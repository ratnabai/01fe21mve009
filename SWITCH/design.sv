==> flow/design.v <==
interface intf(input logic clk,reset);
  logic valid;
  logic [3:0]a;
  logic [3:0]b;
  logic [6:0]c;
endinterface
interface switch_if (input bit clk);
  logic 		rstn;
  logic 		vld;
  logic [7:0] 	addr;
  logic [15:0]	data;
  logic [7:0] 	addr_a;
  logic [15:0]	data_a;
  logic [7:0] 	addr_b;
  logic [15:0]	data_b;
endinterface
module switch 
# (parameter ADDR_WIDTH = 8,
  parameter DATA_WIDTH = 16,
  parameter ADDR_DIV = 8'h3F
    )
( input clk,
   input rstn,
   input vld,
input [ADDR_WIDTH-1:0] 	addr,
input [DATA_WIDTH-1:0] 	data,   
output reg [ADDR_WIDTH-1:0] 	addr_a,
output reg [DATA_WIDTH-1:0] 	data_a,
output reg [ADDR_WIDTH-1:0] 	addr_b,
output reg [DATA_WIDTH-1:0] 	data_b
);
always @ (posedge clk) begin
if (!rstn) begin
addr_a <= 0;
data_a <= 0;
addr_b <= 0;
data_b <= 0;
end else begin
if (vld) begin
if (addr >= 0 & addr <= ADDR_DIV) begin
addr_a <= addr;
data_a <= data;
addr_b <= 0;
data_b <= 0;
end else begin
addr_a <= 0;
data_a <= 0;
addr_b <= addr;
data_b <= data;
end
end
end
end
endmodule
* Tool chain data of switch
The steps from the RTL of switch to its reports follow in flow order.
Lines are those of the file above, counted from 1.
Operators: Yosys type, input widths -> output width; for muxes data width and select width s.
Cell names lack the library's common part.
Not given: --
- Top module :: switch
- Clock port :: clk
- Library :: sky130hd
- Timing corner :: tt_025C_1v80

* After elaboration
Yosys after proc, flatten, opt, wreduce and memory -nomap, before mapping. Enables and synchronous resets that opt folds into registers are not counted as muxes. Memory bits, and registers merged into a memory's read port (data or address), are not among the register bits. Print and check cells are not counted. Equal cells are merged and count once.
- Add/subtract/negate cells :: 0
- Reductions and logical operators :: 0
- Shift operators :: 0
- Div/mod/pow operators :: 0
- Order comparisons :: 2
- Bitwise operators :: 1
- Multipliers :: 0
- Mux-type cells :: 4
- Equal/unequal tests :: 0
** Operator list (number)
- $mux 16 :: 2
- $mux 8 :: 2
- $ge 8x1->1 const B :: 1
- $le 8x6->1 const B :: 1
- $and 1x1->1 :: 1
- Latch bits :: 0
- Word-level cells :: 11
- Memory bits (writable) :: 0
- Memories :: 0
- Bits in registers :: 48
- Word width x clocked read ports :: 0
- Input port bits :: 27
- Output and inout bits :: 48
- Bits in read-only memories :: 0

* Logic depth
Depth = most cells in a row (Yosys ltp): at word level without a register or memory, in the mapped netlist without a sequential cell, where the memories' decode and read muxes count.
- Depth after elaboration :: 3
- ABC_AREA :: 0
- Depth in mapped cells :: 5

* Netlist
Yosys stat after the flow's synthesis: flattened, memories mapped to cells. It holds for the ABC_AREA given above (unset counts as 0); a run with the other value may have another netlist.
The area totals of this step are shown rounded.
- Area of sequential cells :: 961 µm²
- Mapped cells :: 210
- Flip-flop cells :: 48
- Chip area (Yosys) :: 2430 µm²
** Cell types
- dfxtp_1 :: number 48, total area 960.922 µm²
- o211ai_2 :: number 20, total area 250.24 µm²
- a21boi_2 :: number 20, total area 225.216 µm²
- o21a_1 :: number 22, total area 165.158 µm²
- and4bb_1 :: number 13, total area 162.656 µm²
- nand2b_1 :: number 22, total area 137.632 µm²
- nor2b_1 :: number 18, total area 112.608 µm²
- buf_12 :: number 3, total area 60.058 µm²
- buf_6 :: number 5, total area 56.304 µm²
- and4bb_2 :: number 4, total area 50.048 µm²
- buf_2 :: number 10, total area 50.048 µm²
- nor4bb_1 :: number 5, total area 50.048 µm²
- and2b_1 :: number 6, total area 45.043 µm²
- mux2i_1 :: number 2, total area 20.019 µm²
- and3b_1 :: number 2, total area 17.517 µm²
- a21boi_1 :: number 2, total area 15.014 µm²
- buf_4 :: number 2, total area 15.014 µm²
- buf_8 :: number 1, total area 15.014 µm²
Other cell types: 3; their cells: 5.

* Path before layout
OpenSTA on the mapped netlist: ideal clock, no wires. The path of least setup slack (recovery checks aside). Input and output delay are each 20% of the period. Register names are those of the netlist, which keeps one name where synthesis merged equal registers.
- Path type :: input port to flip-flop
- Start :: input vld
- End :: register data_a[10]
- Path delay :: 0.712 ns
- Time at the first pin :: 0.270 ns
- Stages :: 4
- Clock period :: 1.35 ns
- Arrival :: 0.867 ns
- External input delay :: 0.270 ns
- Library setup time :: 0.115 ns
- Setup slack :: 0.369 ns
- Period reached after synthesis :: 0.981 ns
"path delay" is the arrival time less input delay plus setup time.
"stages": output pins that drive a net of the path, with the launching flip-flop's if there is one; two outputs of one cell count as two.
"period reached after synthesis" is the clock period less the worst setup slack; recovery checks do not enter. This is arithmetic on one report: input and output delays are still those of the set period (20% each).
At most two assigning lines are given for a register; there are more.
- Cells stage by stage :: buf_6 > buf_2 > and2b_1 > o21a_1
** RTL lines, path after synthesis
- start, declared :: RTL line 24 : input vld,
- end, assigned :: RTL line 35 : data_a <= 0;
- end, assigned :: RTL line 42 : data_a <= data;
- end, declared :: RTL line 28 : output reg [DATA_WIDTH-1:0] data_a,
No chain of elaborated cells between the ends is given.

* Path in the finished layout
Path of least setup slack in the final report of flow run A (OpenROAD, finished layout, wires in). Where an end is a register, its clock arrival counts in the times.
- Path type :: flip-flop to output port
- Start :: register addr_b[4]
- End :: output addr_b[4]
- Output delay :: 0.28 ns
- Arrival :: 0.93 ns
- Setup slack :: 0.18 ns
- Stages :: 2
- Time at the first pin :: 0.29 ns
- Clock period :: 1.39 ns
At most two assigning lines are given for a register; there are more.
- Cells stage by stage :: dfxtp_1 > dlygate4sd2_1
- Cells in the longest elaborated chain :: 0
** RTL lines, path post-layout
- start, declared :: RTL line 29 : output reg [ADDR_WIDTH-1:0] addr_b,
- start, assigned :: RTL line 36 : addr_b <= 0;
- start, assigned :: RTL line 48 : addr_b <= addr;
- end, declared :: RTL line 29

Add stored flow runs of switch

Below are 2 stored runs of the flow (Yosys, OpenROAD; platform sky130hd) on switch, each with its settings and what was measured, unordered. Constraints: input delay and output delay 20% of the set period each, output load 0.01 pF.
"achieved period" is the run's clock period less its worst setup slack. It is reckoned from that one timing run; input and output delays stay at 20% of the period that was set.
"worst setup path time" means the part of the period allowed to the worst setup path (the constraints hold back 20% at inputs and 20% at outputs) less its slack; where the path has registers, the arrival times of their clocks count too.
"total power after layout": no workload was simulated; the value follows from the tool's default switching activity.
Values from the reports are rounded here.

** Flow run A
- Settings :: period_ns=1.39; CORE_UTILIZATION=17; PLACE_DENSITY_LB_ADDON=0.17; CORE_ASPECT_RATIO=1.46; CELL_PAD_IN_SITES_GLOBAL_PLACEMENT=3; CELL_PAD_IN_SITES_DETAIL_PLACEMENT=0; ABC_AREA=0; GPL_ROUTABILITY_DRIVEN=0; CTS_CLUSTER_DIAMETER=230; SLEW_MARGIN=15; MIN_ROUTING_LAYER=met2; CAP_MARGIN=20; CORE_MARGIN=2
- Standard-cell area after layout :: 3420 µm²
- Setup total negative slack :: 0.000 ns
- Setup slack of the worst path :: 0.179 ns
- Achieved period :: 1.211 ns
- Total power after layout :: 3260 µW
- Post-layout utilization :: 24.6%
- Overall die area :: 15300 µm²
- Worst setup path time :: 0.93 ns
- Worst setup path type :: flip-flop to output port
- Synthesized cell area :: 2430 µm²
- Worst-case hold slack :: 0.315 ns

** Flow run B
- Settings :: period_ns=1.47; CORE_UTILIZATION=52; SETUP_SLACK_MARGIN=0.22; PLACE_DENSITY_LB_ADDON=0.03; CELL_PAD_IN_SITES_GLOBAL_PLACEMENT=1; CELL_PAD_IN_SITES_DETAIL_PLACEMENT=0; ABC_AREA=0; CTS_CLUSTER_SIZE=34; CTS_CLUSTER_DIAMETER=215; SLEW_MARGIN=35; MIN_ROUTING_LAYER=met2; MAX_ROUTING_LAYER=met5; CAP_MARGIN=20; CORE_MARGIN=2
- Standard-cell area after layout :: 3180 µm²
- Overall die area :: 5250 µm²
- Setup total negative slack :: 0.000 ns
- Worst setup path time :: 0.92 ns
- Worst setup path type :: flip-flop to output port
- Post-layout utilization :: 71.5%
- Synthesized cell area :: 2430 µm²
- Achieved period :: 1.217 ns
- Worst-case hold slack :: 0.466 ns
- Total power after layout :: 2650 µW
- Setup slack of the worst path :: 0.253 ns
